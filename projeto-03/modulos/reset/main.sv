==> flow/design.v <==
package tipos_pacotes;
  typedef struct packed {
    logic [19:0] [3:0] digits;
  } senhaPac_t;
  typedef struct packed {
    logic [3:0] BCD0;
    logic [3:0] BCD1;
    logic [3:0] BCD2;
    logic [3:0] BCD3;
    logic [3:0] BCD4;
    logic [3:0] BCD5;
  } bcdPac_t;
  typedef struct packed {
    logic bip_status;
    logic [5:0] bip_time;
    logic [5:0] tranca_aut_time;
    senhaPac_t senha_master;
    senhaPac_t senha_1;
    senhaPac_t senha_2;
    senhaPac_t senha_3;
    senhaPac_t senha_4;
  } setupPac_t;
endpackage : tipos_pacotes
module resetHold5s #(parameter TIME_TO_RST = 5) (
  input   logic   clk, reset_in,
  output  logic   reset_out
);
  logic [13:0] Tr;
  enum logic [1:0] {esperando, debounce, reset_valido} estado;
  always_ff @(posedge clk) begin
    case (estado)
      esperando: begin
        if (reset_in) begin
          Tr <= 0;
          estado <= debounce;
        end
      end
      debounce: begin
        Tr <= Tr + 1;
        if (!reset_in) estado <= esperando;
        else if (Tr > TIME_TO_RST * 1000) estado <= reset_valido;
      end
      reset_valido: begin
        if (!reset_in) estado <= esperando;
      end
      default: estado <= esperando;
    endcase
  end
  always_comb begin
    case (estado)
      esperando: reset_out = 0;
      debounce: reset_out = 0;
      reset_valido: reset_out = 1;
      default: reset_out = 0;
    endcase
  end
endmodule
**Step by step through the tools: resetHold5s**

The steps from the RTL of resetHold5s to its reports follow in flow order.
Line numbers count from 1 in the design file above.
Cell names lack the library's common part.
The mark -- stands for no value.

- Design top: resetHold5s
- Clock port: clk
- Standard-cell library: sky130hd
- Corner: tt_025C_1v80

**Elaborated design**

Counts by Yosys on the flattened word-level netlist (proc, flatten, opt, wreduce; memories kept). Register bits leave out memories and registers merged into their read ports (data or address). Print and check cells are left out. Cells with the same type and inputs are merged into one.

- Register bits after elaboration: 16
- Input bits: 2
- Output and inout port bits: 1
- Word-level cells: 21

- Add/sub/neg operators: 1
- Order comparisons: 1
- Equality and inequality tests: 5
- Multiplexer cells: 8
- Reduce/logical cells: 4

Operators with widths:

| kind | number |
|---|---|
| 14-bit case mux with 2-bit select | 1 |
| 14-bit by 1-bit adder with 14-bit output with constant B | 1 |
| 14-bit by 13-bit > comparator with 1-bit output with constant B | 1 |
| 14-bit 2-to-1 mux | 1 |
| 2-bit 2-to-1 mux | 4 |
| 2-bit case mux with 3-bit select | 1 |
| 2-bit inequality test with constant B | 2 |
| 3-bit inequality test with constant B | 1 |
| 3-bit AND reduction | 1 |
| 2-bit by 1-bit equality test with 1-bit output with constant B | 1 |
| 2-bit equality test with constant B | 1 |
| 2-bit zero test | 1 |
| 2-bit AND reduction | 1 |
| 2-bit nonzero test | 1 |
| 1-bit 2-to-1 mux | 1 |

**Longest topological paths**

Yosys ltp: most cells in a row. Word level: on the elaborated netlist, between registers, memories and ports. Mapped: between sequential cells and ports; inverters and the memories' decode and read muxes count.

- Depth in word-level cells: 4
- ABC_AREA: 0
- Depth in mapped cells: 5
- Gate-level depth less buffers: 5

**Netlist**

The flow's flattened synthesis, as Yosys stat reports it; memories are mapped. The netlist is that of the ABC_AREA named above (0 if unset); the other value can give another one.
The area totals of this step are shown rounded.

- Standard cells after synthesis: 89
- Mapped area: 0.000943 mm^2
- Flip-flops: 16

Cell types:

| cell | number | area in all (um^2) |
|---|---|---|
| edfxtp_1 | 16 | 480.461 |
| a21oi_1 | 7 | 35.034 |
| o31ai_1 | 4 | 30.029 |
| or4_1 | 4 | 30.029 |
| nor2_1 | 7 | 26.275 |
| ha_1 | 2 | 25.024 |
| mux2i_1 | 2 | 20.019 |
| and2_1 | 3 | 18.768 |
| inv_1 | 5 | 18.768 |
| nand2_1 | 5 | 18.768 |
| nand2b_1 | 3 | 18.768 |
| nor2b_1 | 3 | 18.768 |
| or3_1 | 3 | 18.768 |
| xnor2_1 | 2 | 17.517 |
| xor2_1 | 2 | 17.517 |
| nand3_1 | 3 | 15.014 |
| o21a_1 | 2 | 15.014 |
| nand4_2 | 1 | 12.512 |

Other cell types: 13; their cells: 15.

**Timing after synthesis**

Path of least setup slack by OpenSTA after synthesis, without wires, with an ideal clock, recovery checks aside; 20% of the period is set as input and as output delay. Where synthesis merged equal registers, the netlist keeps one of their names.

- Path kind: register -> register
- Start: register Tr[0]
- End: register Tr[10]
- Clock period: 1.64 ns
- Setup time: 0.146 ns
- Time at the first pin: 0.000 ns
- Arrival: 1.350 ns
- Data required time: 1.494 ns
- Setup slack: 0.143 ns
- Path delay: 1.496 ns
- Driving pins on the path: 5
- Path buffers: 0
- Synthesis period reached: 1.497 ns

"path delay" is the arrival time less input delay plus setup time.
"driving pins on the path" counts driving pins, that of a launching flip-flop among them; a cell with two outputs on the path counts twice.
"synthesis period reached" is the clock period less the worst setup slack; recovery checks do not enter. This is arithmetic on one report: input and output delays are still those of the set period (20% each).
The rows between start and end are the longest chain of elaborated cells between them; the timing report does not say that the signal goes this way. Where chains are equally long, one stands for them.
A line is the first line of the expression or statement that the cell stems from. Yosys adds cells for indexed reads and writes and turns some case tables into memories.

- Path through: edfxtp_1 > ha_1 > nand3_2 > or4_1 > a21oi_1
- Cells in the longest elaborated chain: 2

Ends and longest elaborated chain, after synthesis:

| element | line | text |
|---|---|---|
| from (decl) | 28 | `logic [13:0] Tr;` |
| from (assign) | 34 | `Tr <= 0;` |
| from (assign) | 39 | `Tr <= Tr + 1;` |
| 14-bit by 1-bit adder with 14-bit output | 39 |  |
| 14-bit case mux with 2-bit select | 31 | `case (estado)` |
| to (assign) | 34 |  |
| to (assign) | 39 |  |
| to (decl) | 28 |  |

**Timing after layout**

Path of least setup slack in the final report of flow run 1 (OpenROAD, finished layout, wires in). Where an end is a register, its clock arrival counts in the times.

- Path kind: register -> register
- Start: register Tr[0]
- End: register estado[0]
- Clock period: 1.5 ns
- Setup time: 0.24 ns
- Time at the first pin: 0.25 ns
- Arrival: 1.63 ns
- Data required time: 1.50 ns
- Setup slack: -0.12 ns
- Driving pins on the path: 7
- Path buffers: 1

The rows between start and end are the longest chain of elaborated cells between them; the timing report does not say that the signal goes this way. Where chains are equally long, one stands for them.
At most two assigning lines are given for a register; there are more.
The path ends at the enable pin of a flip-flop; only ways to that pin are counted.

- Path through: edfxtp_1 > buf_4 > inv_2 > ha_4 > nand2b_4 > a2111oi_4 > nor3_2
- Cells in the longest elaborated chain: 3

Ends and longest elaborated chain, post-layout:

| element | line | text |
|---|---|---|
| from (decl) | 28 | `logic [13:0] Tr;` |
| from (assign) | 34 | `Tr <= 0;` |
| from (assign) | 39 | `Tr <= Tr + 1;` |
| 14-bit by 13-bit > comparator with 1-bit output | 41 | `else if (Tr > TIME_TO_RST * 1000) estado <= reset_valido;` |
| 3-bit inequality test | -- |  |
| 3-bit AND reduction | -- |  |
| to (assign) | 40 | `if (!reset_in) estado <= esperando;` |
| to (assign) | 41 |  |
| to (decl) | 29 | `enum logic [1:0] {esperando, debounce, reset_valido} estado;` |

Stored flow runs of resetHold5s (2 of them; Yosys, OpenROAD, sky130hd). They differ in their settings and are not a sequence. Constraints: input delay and output delay 20% of the set period each, output load 0.01 pF.
"achieved clock period" means the clock period less the worst setup slack. The figure is calculated, with input and output delays left at 20% of the set period.
Measured values are rounded.
A setting shown as - is not set for that run.

| setting or result | flow run 1 | flow run 2 |
|---|---|---|
| period_ns | 1.5 | 3.34 |
| CORE_UTILIZATION | 25 | 22 |
| PLACE_DENSITY_LB_ADDON | 0.15 | - |
| CORE_MARGIN | 10 | 2 |
| CELL_PAD_IN_SITES_GLOBAL_PLACEMENT | 3 | - |
| CELL_PAD_IN_SITES_DETAIL_PLACEMENT | 1 | 2 |
| GPL_TIMING_DRIVEN | 1 | - |
| SLEW_MARGIN | 0 | 20 |
| MAX_ROUTING_LAYER | met4 | - |
| CAP_MARGIN | 20 | 20 |
| SETUP_SLACK_MARGIN | - | 0.95 |
| PLACE_DENSITY | - | 0.8 |
| TNS_END_PERCENT | - | 30 |
| ABC_AREA | - | 0 |
| GPL_ROUTABILITY_DRIVEN | - | 0 |
| chip area in the Yosys report (mm^2) | 0.000943 | 0.000943 |
| die size (mm^2) | 0.00663 | 0.00483 |
| standard-cell area of the final layout (mm^2) | 0.00142 | 0.00107 |
| worst setup slack after layout (ns) | -0.123 | 1.17 |
| summed negative setup slack (ns) | -0.656 | 0.000 |
| worst hold slack in the final report (ns) | 0.691 | 0.697 |
| achieved clock period (ns) | 1.623 | 2.166 |

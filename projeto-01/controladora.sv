==> flow/design.v <==
package tipos_pacotes;
  typedef struct packed {
    logic [19:0] [3:0] digits;
  } senhaPac_t;
  typedef struct packed {
    logic [3:0] BCD0;
    logic [3:0] BCD1;
    logic [3:0] BCD2;
    logic [3:0] BCD3;
    logic [3:0] BCD4;
    logic [3:0] BCD5;
  } bcdPac_t;
  typedef struct packed {
    logic bip_status;
    logic [5:0] bip_time;
    logic [5:0] tranca_aut_time;
    senhaPac_t senha_master;
    senhaPac_t senha_1;
    senhaPac_t senha_2;
    senhaPac_t senha_3;
    senhaPac_t senha_4;
  } setupPac_t;
endpackage : tipos_pacotes
module controladora #(
	parameter DEBOUNCE_P = 300,
	parameter SWITCH_MODE_MIN_T = 5000,
	parameter AUTO_SHUTDOWN_T = 30000
) (
  	input 	logic	clk, 
  	input 	logic	rst,
  	input	logic	infravermelho,
  	input	logic	push_button,
  	output	logic	led,
  	output	logic	saida
);
	logic a, b, c, enable_sub_3;
	submodulo_1 s1(
		.clk(clk),
		.rst(rst),
		.a(a),
		.b(b),
		.c(c),
		.d(infravermelho),
		.enable_sub_3(enable_sub_3),
		.led(led),
		.saida(saida)
	);
	submodulo_2#(
		.DEBOUNCE_P(300),
		.SWITCH_MODE_MIN_T(5000)
	) s2 (
		.clk(clk),
		.rst(rst),
		.push_button(push_button),
		.A(a),
		.B(b)
	);
	submodulo_3#(
		.AUTO_SHUTDOWN_T(30000)
	) s3 (
		.clk(clk),
		.rst(rst),
		.enable(enable_sub_3),
		.infravermelho(infravermelho),
		.C(c)
	);
endmodule
module submodulo_1(
	input	logic 	clk,
	input	logic	rst,
	input	logic 	a, 
	input	logic 	b,
	input	logic 	c,
	input	logic	d,
	output	logic	enable_sub_3,
	output	logic 	led, 
	output	logic	saida
);
	enum logic [1:0] {LLA, LDA, LLM, LDM} estado;
	always_ff @ (posedge rst or posedge clk)
		if(rst) estado <= LDA;
		else begin
			case (estado)
			LDA: begin
				if (d) estado <= LLA;
				else if (a) estado <= LDM;
				else estado <= LDA;
			end
			LLA: begin
				if (c) estado <= LDA;
				else if(a) estado <= LDM;
				else estado <= LLA;
			end
			LDM: begin
				if (a) estado <= LLA;
				else if (b) estado <= LLM;
				else estado <= LDM;
			end
			LLM: begin
				if (a) estado <= LLA;
				else if (b) estado <= LDM;
				else estado <= LLM;
			end
			default: estado <= LDA;
			endcase
		end
	always_comb begin
		if (rst) begin 
			led = 0;
			saida = 0;
			enable_sub_3 = 0;
		end
		else
		case(estado)
			LDA: begin
				led = 0;
				saida = 0;
				enable_sub_3 = 0;
			end
			LLA: begin
				led = 0;
				saida = 1;
				enable_sub_3 = 1;
			end
			LDM: begin
				led = 1;
				saida = 0;
				enable_sub_3 = 0;
			end
			LLM: begin
				led = 1;
				saida = 1;
				enable_sub_3 = 0;
			end
			default: begin
				led = 0;
				saida = 0;
				enable_sub_3 = 0;
			end
		endcase
	end
endmodule
module submodulo_2 #(
	parameter DEBOUNCE_P = 300,
	parameter SWITCH_MODE_MIN_T = 5000)
(
	input 	logic 	clk, 
	input	logic	rst,
	input	logic	push_button,
	output 	logic   A,
	output	logic	B
);
	bit [15:0] Tp = 0;
	enum logic [2:0] { inicial, db, a, b, temp } estado;
	logic reg_a, reg_b;
	always_ff @ (posedge rst or posedge clk)
		if (rst) begin
			Tp = 0;
			estado <= inicial;
		end else
			case (estado)
				inicial: begin 
					if (push_button == 1) estado <= db;
					else estado <= inicial;
				end
				db: begin
					if (Tp >= 300) estado <= b;
					else if (Tp < 300) estado <= db;
					else if (push_button == 0) estado <= inicial;
					else Tp <= Tp + 1;
				end
				b: begin 
					if (Tp >= 5000) estado <= a;
					else if (Tp <500) estado <= b;
					else if (push_button == 0) begin
						estado <= temp;
						reg_b <= 1;
					end 
				end
				a: begin
					if (push_button == 0) begin
						estado <= temp;
						reg_a <= 1;
					end 
					else estado <= a;
				end
				temp: begin
					estado <= inicial;
					Tp<=0;
				end
				default: estado <= inicial;
			endcase
	always_comb begin
		if (rst) begin
			A = 0;
			B = 0;
		end
		else
			case (estado)
				inicial: begin
					A = 0;
					B = 0;
				end
				db: begin
					A = 0;
					B = 0;
				end
				b: begin
					A = 0;
					B = reg_b;
				end
				a: begin
					A = reg_a;
					B = 0;
				end
				default: begin
					A = 0;
					B = 0;
				end
			endcase
	end
endmodule
module submodulo_3  #(
	parameter AUTO_SHUTDOWN_T = 30000)
(input 	logic 	clk,
input	logic	rst,
input 	logic	enable,
input 	logic	infravermelho,
output 	logic 	C);
  bit [15:0] Tc = 0;
  enum logic [1:0] {inicial, contando, temp} estado;
  always_ff @ (posedge rst or posedge clk)
    if (rst) begin
      Tc <= 0;
      estado <= inicial;
    end
  	else
      case (estado)
        inicial: begin
          Tc <= 0;
          if (!infravermelho && enable) estado <= contando;
          else estado <= inicial;
        end
        contando: begin
          Tc <= Tc + 1;
          if (infravermelho || !enable) estado <= inicial;
          else if (Tc >= AUTO_SHUTDOWN_T) estado <= temp;
          else estado <= contando;
        end
        temp: begin
          Tc <= 0;
          estado <= inicial;
        end
		    default: begin
          Tc <= 0;
          estado <= inicial;
        end
      endcase
  always_comb begin
    if (rst) begin
      C = 0;
    end
    else
      case (estado)
        inicial: C = 0;
        contando: C = 0;
        temp: C = 1;
        default: C = 0;
      endcase
  end
endmodule
=== Step by step through the tools: controladora ===
The steps from the RTL of controladora to its reports follow in flow order.
Lines are those of the file above, counted from 1.
Not given: --

* Top module: controladora
* Clock port: clk
* Cell library: sky130hd
* Corner: tt_025C_1v80

=== Elaborated design ===
Yosys after proc, flatten, opt, wreduce and memory -nomap, before mapping. Memory bits, and registers merged into a memory's read port (data or address), are not among the register bits. Print and check cells are not counted. Equal cells are merged and count once.

* Bits in registers: 39
* Output and inout port bits: 2
* Bits of input ports: 4

* Add/subtract/negate cells: 2
* Mux-type cells: 39
* $lt $le $gt $ge: 5
* Equal/unequal tests: 14
* Reduce/logical cells: 15

{| class="wikitable"
|+ Operators with widths
! operator !! count
|-
| 16-bit two-way mux || 4
|-
| 16-bit by 1-bit adder with 16-bit output (second input constant) || 2
|-
| 16-bit by 9-bit less-than comparator with 1-bit output (second input constant) || 2
|-
| 16-bit case mux with 2-bit select || 1
|-
| 3-bit two-way mux || 7
|-
| 16-bit by 13-bit greater-or-equal comparator with 1-bit output (second input constant) || 1
|-
| 16-bit by 15-bit greater-or-equal comparator with 1-bit output (second input constant) || 1
|-
| 16-bit by 9-bit greater-or-equal comparator with 1-bit output (second input constant) || 1
|-
| 2-bit two-way mux || 8
|-
| 1-bit two-way mux || 13
|-
| 3-bit case mux with 4-bit select || 1
|-
| 2-bit OR reduction || 4
|-
| 4-bit by 2-bit inequality test with 1-bit output (second input constant) || 2
|-
| 2-bit case mux with 4-bit select || 1
|-
| 2-bit == test (second input constant) || 3
|-
| 2-bit inequality test (second input constant) || 3
|-
| 3-bit by 2-bit == test with 1-bit output (second input constant) || 2
|-
| 1-bit case mux with 2-bit select || 3
|-
| 2-bit by 1-bit == test with 1-bit output (second input constant) || 2
|-
| 2-bit zero test || 2
|-
| 4-bit AND reduction || 1
|-
| 2-bit case mux with 2-bit select || 1
|-
| 3-bit by 1-bit == test with 1-bit output (second input constant) || 1
|-
| 3-bit == test (second input constant) || 1
|-
| 3-bit zero test || 1
|-
| 3-bit OR reduction || 1
|-
| 1-bit zero test || 2
|-
| 2-bit AND reduction || 1
|}

Other operator kinds: 3; their cells: 3.

=== Depth ===
Depth = most cells in a row (Yosys ltp): at word level without a register or memory, in the mapped netlist without a sequential cell, where the memories' decode and read muxes count.

* Depth in word-level cells: 8
* ABC_AREA: 0
* Depth in mapped cells: 5
* Mapped depth without buffers: 5

=== After synthesis ===
The flow's flattened synthesis, as Yosys stat reports it; memories are mapped. The netlist is that of the ABC_AREA named above (0 if unset); the other value can give another one.
Totals and module areas in this step are rounded.

{| class="wikitable"
|+ Cells by type
! cell !! count !! total area (um2)
|-
| sky130_fd_sc_hd__dfrtp_1 || 39 || 975.936
|-
| sky130_fd_sc_hd__and2_1 || 26 || 162.656
|-
| sky130_fd_sc_hd__dfstp_2 || 3 || 78.826
|-
| sky130_fd_sc_hd__xor2_1 || 8 || 70.067
|-
| sky130_fd_sc_hd__nand2_1 || 14 || 52.55
|-
| sky130_fd_sc_hd__o21ai_0 || 9 || 45.043
|-
| sky130_fd_sc_hd__inv_1 || 10 || 37.536
|-
| sky130_fd_sc_hd__nor2_1 || 10 || 37.536
|-
| sky130_fd_sc_hd__nor3_1 || 7 || 35.034
|-
| sky130_fd_sc_hd__xnor2_1 || 3 || 26.275
|-
| sky130_fd_sc_hd__ha_1 || 2 || 25.024
|-
| sky130_fd_sc_hd__nand3_1 || 5 || 25.024
|-
| sky130_fd_sc_hd__nand4_1 || 4 || 25.024
|-
| sky130_fd_sc_hd__nor2b_1 || 4 || 25.024
|-
| sky130_fd_sc_hd__nor4_1 || 4 || 25.024
|-
| sky130_fd_sc_hd__nor4_4 || 1 || 21.27
|-
| sky130_fd_sc_hd__nand3_4 || 1 || 17.517
|-
| sky130_fd_sc_hd__a2111oi_2 || 1 || 15.014
|}

Not listed: further types 21, cells in them 29.

* Mapped flip-flops: 42
* Sequential part of the area: 0.00105 mm2
* Buffers: 4
* Synthesis area: 0.00191 mm2
* Cells in the netlist: 180

The figures by module come from a second, unflattened synthesis with its own total; it is not the netlist above.

* Cells (unflattened synthesis): 189
* Area (unflattened synthesis): 0.00198 mm2

Each row is one instance without its submodules.

{| class="wikitable"
|+ By module
! module !! cells !! instances !! sequential area (mm2) !! area (mm2)
|-
| submodulo_3 #(AUTO_SHUTDOWN_T=30000) || 105 || 1 || 0.000477 || 0.00101
|-
| submodulo_2 || 62 || 1 || 0.000477 || 0.000772
|-
| submodulo_1 || 22 || 1 || 0.000101 || 0.000198
|-
| controladora || 0 || 1 || 0 || 0
|}

=== Timing after synthesis ===
OpenSTA on the mapped netlist: ideal clock, no wires. The path of least setup slack (recovery checks aside). Input and output delay are each 20% of the period. Register names are those of the netlist, which keeps one name where synthesis merged equal registers.

* Path kind: input -> register
* Start: input port rst
* End: register s1.estado
* Setup slack: -0.025 ns
* Path delay: 1.913 ns
* Launch time at the first pin: 0.472 ns
* Setup time: 0.121 ns
* Data arrival time: 2.264 ns
* Stages: 5
* External input delay: 0.472 ns
* Period: 2.36 ns
* Period reached after synthesis: 2.385 ns

"path delay" = arrival - input delay + setup time.
"stages" counts driving pins, that of a launching flip-flop among them; a cell with two outputs on the path counts twice.
"period reached after synthesis" = period - worst setup slack (recovery checks aside). The figure is calculated, with input and output delays left at 20% of the set period.
An end named without its bit number is one bit of that signal or, where synthesis recoded a state register, one of its new flip-flops.
The rows between start and end are the longest chain of elaborated cells between them; the timing report does not say that the signal goes this way. Where chains are equally long, one stands for them.
A line is the first line of the expression or statement that the cell stems from. Yosys adds cells for indexed reads and writes and turns some case tables into memories.
At most two assigning lines are given for a register; there are more.

* Cells stage by stage: sky130_fd_sc_hd__clkbuf_1 -> sky130_fd_sc_hd__inv_1 -> sky130_fd_sc_hd__a21boi_0 -> sky130_fd_sc_hd__o32a_1 -> sky130_fd_sc_hd__o22a_1
* Length of the longest elaborated chain: 4
* Elaborated cells between the ends (all ways): 12
* Those cells by class: mux: 12

{| class="wikitable"
|+ Ends and longest elaborated chain, after synthesis
! element !! line !! RTL
|-
| start: declaration || 30 || <nowiki>input logic rst,</nowiki>
|-
| 1-bit two-way mux || 194 || <nowiki>if (rst) begin</nowiki>
|-
| 1-bit two-way mux || 101 || <nowiki>else if (b) estado <= LDM;</nowiki>
|-
| 2-bit two-way mux || 100 || <nowiki>if (a) estado <= LLA;</nowiki>
|-
| 2-bit case mux with 4-bit select || 83 || <nowiki>case (estado)</nowiki>
|-
| end: assignment || 81 || <nowiki>if(rst) estado <= LDA;</nowiki>
|-
| end: assignment || 85 || <nowiki>if (d) estado <= LLA;</nowiki>
|-
| end: declaration || 79 || <nowiki>enum logic [1:0] {LLA, LDA, LLM, LDM} estado;</nowiki>
|}

=== Worst path after layout ===
Path of least setup slack in the final report of run 1 (OpenROAD, finished layout, wires in). Where an end is a register, its clock arrival counts in the times.

* Path kind: register -> output
* Start: register s1.estado
* End: output port led
* External output delay: 0.32 ns
* Data arrival time: 1.23 ns
* Setup slack: 0.06 ns
* Stages: 4
* Period: 1.61 ns
* Launch time at the first pin: 0.29 ns

An end named without its bit number is one bit of that signal or, where synthesis recoded a state register, one of its new flip-flops.
The rows between start and end are the longest chain of elaborated cells between them; the timing report does not say that the signal goes this way. Where chains are equally long, one stands for them.
At most two assigning lines are given for a register; there are more.

* Cells stage by stage: sky130_fd_sc_hd__dfrtp_1 -> sky130_fd_sc_hd__nor2_2 -> sky130_fd_sc_hd__nor2_1 -> sky130_fd_sc_hd__dlygate4sd2_1
* Length of the longest elaborated chain: 4
* Elaborated cells between the ends (all ways): 8
* Those cells by class: eq/ne: 3; mux: 2; reduce/logical: 3

{| class="wikitable"
|+ Ends and longest elaborated chain, post-layout
! element !! line !! RTL
|-
| start: declaration || 79 || <nowiki>enum logic [1:0] {LLA, LDA, LLM, LDM} estado;</nowiki>
|-
| start: assignment || 81 || <nowiki>if(rst) estado <= LDA;</nowiki>
|-
| start: assignment || 85 || <nowiki>if (d) estado <= LLA;</nowiki>
|-
| 2-bit == test || 114 || <nowiki>case(estado)</nowiki>
|-
| 2-bit OR reduction || -- ||
|-
| 1-bit case mux with 2-bit select || 114 ||
|-
| 1-bit two-way mux || 108 || <nowiki>if (rst) begin</nowiki>
|-
| end: declaration || 33 || <nowiki>output logic led,</nowiki>
|}

Appendix: measured runs

Design controladora on sky130hd. What follows are 2 stored runs of the flow, each under its own settings; their order means nothing. The constraints put input and output delay at 20% of the set period each and load the outputs with 0.01 pF.
"clock period achieved" is the run's clock period less its worst setup slack. It is reckoned from that one timing run; input and output delays stay at 20% of the period that was set.
"total power after layout" rests on the timing tool's default activity at the inputs, not on a simulated workload.
The results are shown rounded.

=== Run 1 ===
{| class="wikitable"
! Setting !! Value
|-
| period_ns || 1.61
|-
| CORE_UTILIZATION || 41
|-
| PLACE_DENSITY || 0.59
|-
| CORE_ASPECT_RATIO || 0.94
|-
| CELL_PAD_IN_SITES_DETAIL_PLACEMENT || 1
|-
| TNS_END_PERCENT || 50
|-
| MAX_ROUTING_LAYER || met5
|-
| CAP_MARGIN || 20
|-
| CORE_MARGIN || 2
|-
| SLEW_MARGIN || 20
|-
! Result !! Value
|-
| Synthesized cell area || 0.00191 mm2
|-
| Die outline area || 0.00522 mm2
|-
| Standard-cell area after routing || 0.0022 mm2
|-
| Utilization in the final report || 48.1%
|-
| Setup slack of the worst path || 0.060 ns
|-
| Summed negative setup slack || 0.000 ns
|-
| Smallest hold slack || 0.489 ns
|-
| Total power after layout || 1.92 mW
|-
| Clock period achieved || 1.550 ns
|}

=== Run 2 ===
{| class="wikitable"
! Setting !! Value
|-
| period_ns || 1.81
|-
| CAP_MARGIN || 20
|-
| CORE_MARGIN || 2
|-
| CORE_UTILIZATION || 40
|-
| SLEW_MARGIN || 20
|-
! Result !! Value
|-
| Synthesized cell area || 0.00191 mm2
|-
| Die outline area || 0.00534 mm2
|-
| Standard-cell area after routing || 0.00216 mm2
|-
| Utilization in the final report || 46.4%
|-
| Setup slack of the worst path || 0.200 ns
|-
| Summed negative setup slack || 0.000 ns
|-
| Smallest hold slack || 0.477 ns
|-
| Total power after layout || 1.81 mW
|-
| Clock period achieved || 1.610 ns
|}
